==> flow/design.v <==
module SDRAM_ctrl(
	input reset,
	input clk,
	input CE,
	input WE,
	input [22:0] Addr,
	output reg [7:0] RdData,
	input [7:0] WrData,
	output SDRAM_WEn, SDRAM_CASn, SDRAM_RASn,
	output reg [10:0] SDRAM_A,
	output reg [1:0] SDRAM_BA,
	output reg [3:0] SDRAM_DQM = 4'b1111,
	inout [31:0] SDRAM_DQ
);
localparam [2:0] SDRAM_CMD_LOADMODE  = 3'b000;
localparam [2:0] SDRAM_CMD_REFRESH   = 3'b001;
localparam [2:0] SDRAM_CMD_PRECHARGE = 3'b010;
localparam [2:0] SDRAM_CMD_ACTIVE    = 3'b011;
localparam [2:0] SDRAM_CMD_WRITE     = 3'b100;
localparam [2:0] SDRAM_CMD_READ      = 3'b101;
localparam [2:0] SDRAM_CMD_NOP       = 3'b111;
reg [2:0] SDRAM_CMD = SDRAM_CMD_NOP;
assign {SDRAM_RASn, SDRAM_CASn, SDRAM_WEn} = SDRAM_CMD;
reg [3:0] state=4'd0;
reg [5:0] refresh;
reg [9:0] AddrL;
reg [3:0] WrReqL;
reg [7:0] WrDataL;
always @(posedge clk) begin
	if(reset) begin
		SDRAM_CMD <= SDRAM_CMD_NOP;
		SDRAM_BA <= 0;
		SDRAM_A <= 0;
		SDRAM_DQM <= 4'b1111;
		WrReqL <= 0;
		state <= 0;
	end
	else begin
		case(state)
			4'd0: begin
				if(CE) begin
					SDRAM_CMD <= SDRAM_CMD_ACTIVE;	 
					SDRAM_BA <= Addr[22:21];	 
					SDRAM_A <= Addr[20:10];		 
					SDRAM_DQM <= 4'b1111;
					AddrL <= Addr[9:0];
					if(WE == 1'b0) WrReqL <= 4'b0000;
					else if(Addr[1:0] == 2'b00) WrReqL <= 4'b0001;
					else if(Addr[1:0] == 2'b01) WrReqL <= 4'b0010;
					else if(Addr[1:0] == 2'b10) WrReqL <= 4'b0100;
					else if(Addr[1:0] == 2'b11) WrReqL <= 4'b1000;
					WrDataL <= WrData;
					state <= 4'd1;
				end
				else
				begin
					SDRAM_CMD <= SDRAM_CMD_NOP;
					SDRAM_A <= 0;
					SDRAM_DQM <= 4'b1111;
					state <= 4'd0;
				end
			end
			4'd1: begin
				SDRAM_CMD <= WrReqL ? SDRAM_CMD_WRITE : SDRAM_CMD_READ;
				SDRAM_A <= AddrL[9:2];			 
				SDRAM_DQM <= WrReqL ? ~WrReqL : 4'b0000;
				state <= 4'd2;
			end
			4'd2: begin
				SDRAM_CMD <= SDRAM_CMD_PRECHARGE;	 
				SDRAM_A <= 11'b100_0000_0000;
				SDRAM_DQM <= 4'b1111;
				WrReqL <= 4'b0000;
				state <= 4'd3;
			end
			4'd3: begin
				SDRAM_CMD <= SDRAM_CMD_NOP;
				SDRAM_A <= 0;
				SDRAM_DQM <= 4'b1111;
				state <= 4'd4;
			end
			4'd4: begin
				if(AddrL[1:0] == 2'b00) RdData <= SDRAM_DQ[7:0];
				else if(AddrL[1:0] == 2'b01) RdData <= SDRAM_DQ[15:8];
				else if(AddrL[1:0] == 2'b10) RdData <= SDRAM_DQ[23:16];
				else if(AddrL[1:0] == 2'b11) RdData <= SDRAM_DQ[31:24];
				if(refresh) refresh <= refresh - 1'd1;
				else begin
					refresh <= 6'd53;
					SDRAM_CMD <= SDRAM_CMD_REFRESH;
				end
				SDRAM_A <= 0;
				SDRAM_DQM <= 4'b1111;
				state <= 4'd0;
			end
		endcase
	end
end
assign SDRAM_DQ = WrReqL ? {WrDataL, WrDataL, WrDataL, WrDataL} : 32'hZZZZZZZZ;
endmodule
======== Tool chain data of SDRAM_ctrl ========
What the tools print for SDRAM_ctrl, step after step.
Lines are those of the file above, counted from 1.
Operators carry their Yosys type and port widths (W data, S select, Z words).
Cell names lack the library's common part.
The mark - stands for no value.
design
  top module .............................. SDRAM_ctrl
  clock ................................... clk
  library ................................. sky130hd
  corner .................................. tt_025C_1v80

======== Word level ========
Source: Yosys, flattened and elaborated, memories not mapped. Widths are those after wreduce. Registers that Yosys merges into a memory's read port (data or address) are not register bits. Print and check cells do not count. Equal cells are merged and count once.
word-level totals
  flip-flop bits (word level) ............. 60
  output and inout port bits .............. 60
  input port bits ......................... 35
  word-level cells ........................ 66
operators by class
  eq/ne operators ......................... 13
  mux-type cells .......................... 22
  reductions and logical operators ........ 18
  $add $sub $neg .......................... 1
  bitwise logic cells ..................... 2
operators by type and width
  operator               number
  $pmux W11 S4           1
  $mux W32               1
  $mux W8                4
  $mux W4                7
  $pmux W4 S5            1
  $pmux W4 S2            2
  $pmux W3 S5            1
  $reduce_bool A4 Y1     3
  $mux W11               1
  $reduce_and A3 Y1      3
  $eq A2 B2 Y1 const B   4
  $eq A4 B2 Y1 const B   2
  $reduce_and A2 Y1      3
  $sub A6 B1 Y6 const B  1
  $ne A6 B6 Y1 const B   1
  $reduce_bool A6 Y1     1
  $mux W3                2
  $reduce_bool A5 Y1     1
  $eq A2 B1 Y1 const B   2
  $ne A2 B2 Y1 const B   2
  $logic_not A2 Y1       2
  $reduce_bool A2 Y1     2
  $eq A4 B1 Y1 const B   1
  $eq A4 B3 Y1 const B   1
  $not A4 Y4             1
  $logic_not A4 Y1       1
  $reduce_or A4 Y1       1
  $reduce_or A2 Y1       1
Other operator kinds: 2; their cells: 3.

======== Logic depth ========
Depth = most cells in a row (Yosys ltp): at word level without a register or memory, in the mapped netlist without a sequential cell, where the memories' decode and read muxes count.
logic depth
  depth in word-level cells ............... 8
  ABC_AREA ................................ 1
  mapped depth ............................ 9

======== Netlist ========
Yosys stat after the flow's synthesis: flattened, memories mapped to cells. It holds for the ABC_AREA given above (unset counts as 0); a run with the other value may have another netlist.
synthesis totals
  mapped area ............................. 2608.8 µm²
  flip-flop cells ......................... 57
  mapped cells ............................ 277
  sequential area ......................... 1441.4 µm²
cells by type
  cell type  number  area in all (µm²)
  edfxtp_1   30      900.864
  dfxtp_1    27      540.518
  buf_4      25      187.68
  nand2_1    45      168.912
  a21oi_1    22      110.106
  inv_1      25      93.84
  ha_1       7       87.584
  o21ai_0    16      80.077
  nand2_2    12      75.072
  nor2_1     20      75.072
  nand3_1    14      70.067
  a21oi_2    5       43.792
  o21ai_1    6       30.029
  or2_2      4       25.024
  nor2_4     2       22.522
  inv_2      5       18.768
  clkbuf_1   4       15.014
  nand4_1    2       12.512
Not listed: further types 6, cells in them 6.

======== Path before layout ========
OpenSTA on the mapped netlist: ideal clock, no wires. The path of least setup slack (recovery checks aside). Input and output delay are each 20% of the period. Register names are those of the netlist, which keeps one name where synthesis merged equal registers.
timing post-synthesis
  path type ............................... register to register
  start ................................... register state[2]
  end ..................................... register AddrL[2]
  path buffers ............................ 0
  arrival ................................. 1485 ps
  path slack .............................. -193 ps
  setup time .............................. 389 ps
  data required time ...................... 1291 ps
  path delay .............................. 1874 ps
  time at the first pin ................... 0 ps
  clock period ............................ 1680 ps
  driving pins on the path ................ 6
  synthesis period reached ................ 1873 ps
"path delay" is the arrival time less input delay plus setup time.
"driving pins on the path": output pins that drive a net of the path, with the launching flip-flop's if there is one; two outputs of one cell count as two.
"synthesis period reached" = period - worst setup slack (recovery checks aside). The figure is calculated, with input and output delays left at 20% of the set period.
Between the ends stands the longest chain of elaborated cells between them, by number of cells; it is not shown to be the way that was timed. Of several equally long chains one is given.
A line is the first line of the expression or statement that the cell stems from. Yosys adds cells for indexed reads and writes and turns some case tables into memories.
A register here has more assigning lines than the two given.
on the way, post-synthesis
  path through ............................ dfxtp_1 inv_2 nand2_1 nor2_1 inv_1 nor2_1
  length of the longest elaborated chain .. 2
  elaborated cells between the ends (all ways) .. 2
  those cells by class .................... reduce/logical: 2
RTL lines, path post-synthesis
  what               line  text
  start, declared    24    reg [3:0] state=4'd0;
  start, assigned    36    state <= 0;
  start, assigned    53    state <= 4'd1;
  $logic_not A4 Y1   39    case(state)
  $reduce_and A3 Y1  -
  end, assigned      46    AddrL <= Addr[9:0];
  end, declared      26    reg [9:0] AddrL;

======== Timing after layout ========
From the final timing report of stored run 1: the path of least setup slack in the routed layout; clock arrival at registers is part of the times.
The report prints the path's times to 10 ps; the period is as set.
timing post-layout
  path type ............................... input to register
  start ................................... input port reset
  end ..................................... register SDRAM_DQM[1]
  time at the first pin ................... 600 ps
  setup time .............................. 120 ps
  path buffers ............................ 1
  arrival ................................. 2230 ps
  path slack .............................. 980 ps
  driving pins on the path ................ 5
  clock period ............................ 3010 ps
  data required time ...................... 3220 ps
A register here has more assigning lines than the two given.
on the way, post-layout
  path through ............................ clkdlybuf4s50_1 inv_1 o211ai_1 a21oi_1 o21ai_0
RTL lines, path post-layout
  what             line  text
  start, declared  2     input reset,
  end, assigned    34    SDRAM_DQM <= 4'b1111;
  end, assigned    66    SDRAM_DQM <= WrReqL ? ~WrReqL : 4'b0000;
  end, declared    12    output reg [3:0] SDRAM_DQM = 4'b1111,
No chain of elaborated cells between the ends is given.

Measured results for SDRAM_ctrl: 2 stored runs of the Yosys and OpenROAD flow on sky130hd. The settings differ; the order carries no meaning. The constraints put input and output delay at 20% of the set period each and load the outputs with 0.01 pF.
"achieved clock period" = clock period - worst setup slack. The figure is calculated, with input and output delays left at 20% of the set period.
By "time used up by the worst setup path" is meant the share of the clock period that the worst setup path is allowed (20% is reserved at inputs, 20% at outputs), minus its slack. Clock arrival times at its registers enter into it.
"overall power" is the tool's figure for a default switching activity; nothing was simulated.
"time used up by the worst setup path" is given in steps of 10 ps.

---- stored run 1 ----
settings
  period_ns = 3.01
  CORE_UTILIZATION = 30
  PLACE_DENSITY_LB_ADDON = 0.28
  TNS_END_PERCENT = 50
  ABC_AREA = 1
  GPL_ROUTABILITY_DRIVEN = 0
  CAP_MARGIN = 20
  SLEW_MARGIN = 15
  MIN_ROUTING_LAYER = met2
  CORE_MARGIN = 2
results
  chip area after synthesis (Yosys) ....... 2608.8 µm²
  total die area .......................... 9457.6 µm²
  area of the standard cells in the finished layout .. 3385.8 µm²
  utilization after layout ................ 39.4 %
  smallest setup slack .................... 981 ps
  post-route setup TNS .................... 0 ps
  lowest hold slack ....................... 362 ps
  overall power ........................... 2279 µW
  achieved clock period ................... 2029 ps
  time used up by the worst setup path .... 1430 ps
  worst path kind ......................... input to register

---- stored run 2 ----
settings
  period_ns = 2.81
  CORE_UTILIZATION = 37
  SETUP_SLACK_MARGIN = 0.43
  PLACE_DENSITY_LB_ADDON = 0.22
  HOLD_SLACK_MARGIN = 0.3
  CORE_ASPECT_RATIO = 1.83
  CORE_MARGIN = 10
  CELL_PAD_IN_SITES_GLOBAL_PLACEMENT = 0
  GPL_TIMING_DRIVEN = 0
  GPL_ROUTABILITY_DRIVEN = 1
  CTS_CLUSTER_DIAMETER = 328
  MAX_ROUTING_LAYER = met5
  CAP_MARGIN = 20
  SLEW_MARGIN = 20
results
  chip area after synthesis (Yosys) ....... 2560.0 µm²
  total die area .......................... 10798.4 µm²
  area of the standard cells in the finished layout .. 3623.5 µm²
  utilization after layout ................ 53.1 %
  smallest setup slack .................... 689 ps
  post-route setup TNS .................... 0 ps
  lowest hold slack ....................... 336 ps
  overall power ........................... 2588 µW
  achieved clock period ................... 2121 ps
  time used up by the worst setup path .... 1560 ps
  worst path kind ......................... input to register
