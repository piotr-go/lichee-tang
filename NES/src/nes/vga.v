==> flow/design.v <==
module VgaDriver(input clk,
                 output reg vga_h, output reg vga_v,
                 output reg [4:0] vga_r, output reg[4:0] vga_g, output reg[4:0] vga_b,
                 output [9:0] vga_hcounter,
                 output [9:0] vga_vcounter,
                 output [9:0] next_pixel_x,  
                 input [14:0] pixel,         
                 input sync,
                 input border);
reg [9:0] h, v;
wire hpicture = (h < 512);                     
wire hsync_on = (h == 512 + 23 + 35);          
wire hsync_off = (h == 512 + 23 + 35 + 82);    
wire hend = (h == 681);                        
wire vpicture = (v < 480);                     
wire vsync_on  = hsync_on && (v == 480 + 10);  
wire vsync_off = hsync_on && (v == 480 + 12);  
wire vend = (v == 523);                        
wire inpicture = hpicture && vpicture;
assign vga_hcounter = h;
assign vga_vcounter = v;
wire [9:0] new_h = (hend || sync) ? 0 : h + 1;
assign next_pixel_x = {sync ? 1'b0 : hend ? !v[0] : v[0], new_h[8:0]};
always @(posedge clk) begin
  h <= new_h;
  if (sync) begin
    vga_v <= 1;
    vga_h <= 1;
    v <= 0;
  end else begin
    vga_h <= hsync_on ? 0 : hsync_off ? 1 : vga_h;
    if (hend)
      v <= vend ? 0 : v + 1;
    vga_v <= vsync_on ? 0 : vsync_off ? 1 : vga_v;
    vga_r <= pixel[4:0];
    vga_g <= pixel[9:5];
    vga_b <= pixel[14:10];
    if (border && (h == 0 || h == 511 || v == 0 || v == 479)) begin
      vga_r <= 5'b11111;
      vga_g <= 5'b11111;
      vga_b <= 5'b11111;
    end
    if (!inpicture) begin
      vga_r <= 5'b00000;
      vga_g <= 5'b00000;
      vga_b <= 5'b00000;
    end
  end
end
endmodule
# From RTL to reports: VgaDriver
# What the tools print for VgaDriver, step after step.
# Line numbers count from 1 in the design file above.
# Library cell names are shortened.
# Not given: n/a
# design
design	VgaDriver
clock_port	clk
cell_library	sky130hd
corner	tt_025C_1v80

# Word-level counts
# Yosys after proc, flatten, opt, wreduce and memory -nomap, before mapping. Memory bits, and registers merged into a memory's read port (data or address), are not among the register bits. Print and check cells are not counted. Equal cells are merged and count once.
# word_totals
register_bits	37
input_bits	18
output_inout_bits	47
wordCells	44
# classes
add_sub_neg	2
compare	2
eq_ne	8
mux	11
reduce_and_logical	13
# ops
op	n
10-bit equality test (second input constant)	4
10-bit by 9-bit equality test with 1-bit output (second input constant)	4
10-bit by 1-bit adder with 10-bit output (second input constant)	2
10-bit logical NOT	2
5-bit two-way mux	3
10-bit less-than comparator (second input constant)	1
10-bit by 9-bit less-than comparator with 1-bit output (second input constant)	1
10-bit two-way mux	1
9-bit two-way mux	1
1-bit two-way mux	6
1-bit logical AND	4
1-bit logical OR	4
2-bit nonzero test	2
1-bit logical NOT	1

# Depth
# Depth = most cells in a row (Yosys ltp): at word level without a register or memory, in the mapped netlist without a sequential cell, where the memories' decode and read muxes count.
# logic_depth
word_depth	6
abc_area	0
mapped_depth	7
depth_no_buf	6

# Netlist
# Yosys stat after the flow's synthesis: flattened, memories mapped to cells. It holds for the ABC_AREA given above (unset counts as 0); a run with the other value may have another netlist.
# by_type
cell_type	n	area_total_um2
edfxtp_1	15	450.432
dfxtp_1	22	440.422
a21oi_2	10	87.584
ha_1	7	87.584
inv_1	23	86.333
a21oi_1	14	70.067
nor2_1	17	63.811
nand3_1	9	45.043
xnor2_1	5	43.792
xor2_1	5	43.792
nand4_1	6	37.536
o31ai_1	4	30.029
or4_1	4	30.029
nand2_1	7	26.275
and3_1	4	25.024
and4bb_2	2	25.024
buf_2	4	20.019
o21ai_0	4	20.019
# Other cell types: 17; their cells: 25.
# synth_totals
cells	187
yosys_area_mm2	0.0018293
seq_area_mm2	0.0008909
flip_flops	37
buf_cells	6

# Timing after synthesis
# Path of least setup slack by OpenSTA after synthesis, without wires, with an ideal clock, recovery checks aside; 20% of the period is set as input and as output delay. Where synthesis merged equal registers, the netlist keeps one of their names.
# synth_path
path_type	flip-flop to flip-flop
from	register h[0]
to	register vga_b[0]
tclk_ns	2.11
setup_time_ns	0.280
launch_ns	0.000
arrival_time_ns	1.838
required_ns	1.830
path_slack_ns	-0.008
delay_ns	2.118
stages	8
n_path_buf	1
period_less_setup_slack_ns	2.118
# "delay_ns" = arrival - input delay + setup time.
# "stages": output pins that drive a net of the path, with the launching flip-flop's if there is one; two outputs of one cell count as two.
# "period_less_setup_slack_ns" = period - worst setup slack (recovery checks aside). The figure is calculated, with input and output delays left at 20% of the set period.
# Between the ends stands the longest chain of elaborated cells between them, by number of cells; it is not shown to be the way that was timed. Of several equally long chains one is given.
# Each line given opens the expression or statement behind the cell; cells for indexed reads and writes are added by Yosys, which also makes memories of some case tables.
# A register here has more assigning lines than the two given.
# synth_between
cell_sequence	dfxtp_1 inv_1 ha_1 nor3b_1 nor4b_2 o41ai_2 buf_6 a21oi_2
elab_chain_cells	6
cells_between	9
lines_between	3
cone_classes	compare (1); eq/ne (1); mux (1); reduce/logical (6)
# synth_lines
element	line_no	source
from (decl)	10	reg [9:0] h, v;
from (assign)	25	h <= new_h;
10-bit logical NOT	38	if (border && (h == 0 || h == 511 || v == 0 || v == 479)) begin
1-bit logical OR (3 in a row)	38
1-bit logical AND	38
5-bit two-way mux	38
to (assign)	37	vga_b <= pixel[14:10];
to (assign)	41	vga_b <= 5'b11111;
to (decl)	3	output reg [4:0] vga_r, output reg[4:0] vga_g, output reg[4:0] vga_b,

# Stored flow runs of VgaDriver (2 of them; Yosys, OpenROAD, sky130hd). They differ in their settings and are not a sequence. Constraints: input delay and output delay 20% of the set period each, output load 0.01 pF.
# Among the settings, . means not set for that run.
name,run 1,run 2
period_ns,3.69,1.56
CORE_UTILIZATION,63,72
PLACE_DENSITY_LB_ADDON,0.22,0.04
CELL_PAD_IN_SITES_GLOBAL_PLACEMENT,2,.
GPL_TIMING_DRIVEN,1,1
CTS_CLUSTER_DIAMETER,221,204
SLEW_MARGIN,35,20
MAX_ROUTING_LAYER,met4,.
CAP_MARGIN,20,20
CORE_MARGIN,2,7
CORE_ASPECT_RATIO,.,0.54
MIN_ROUTING_LAYER,.,met2
# Run 1: unfinished; error FLW-0024 in placement
# Run 2: unfinished; error FLW-0024 in placement
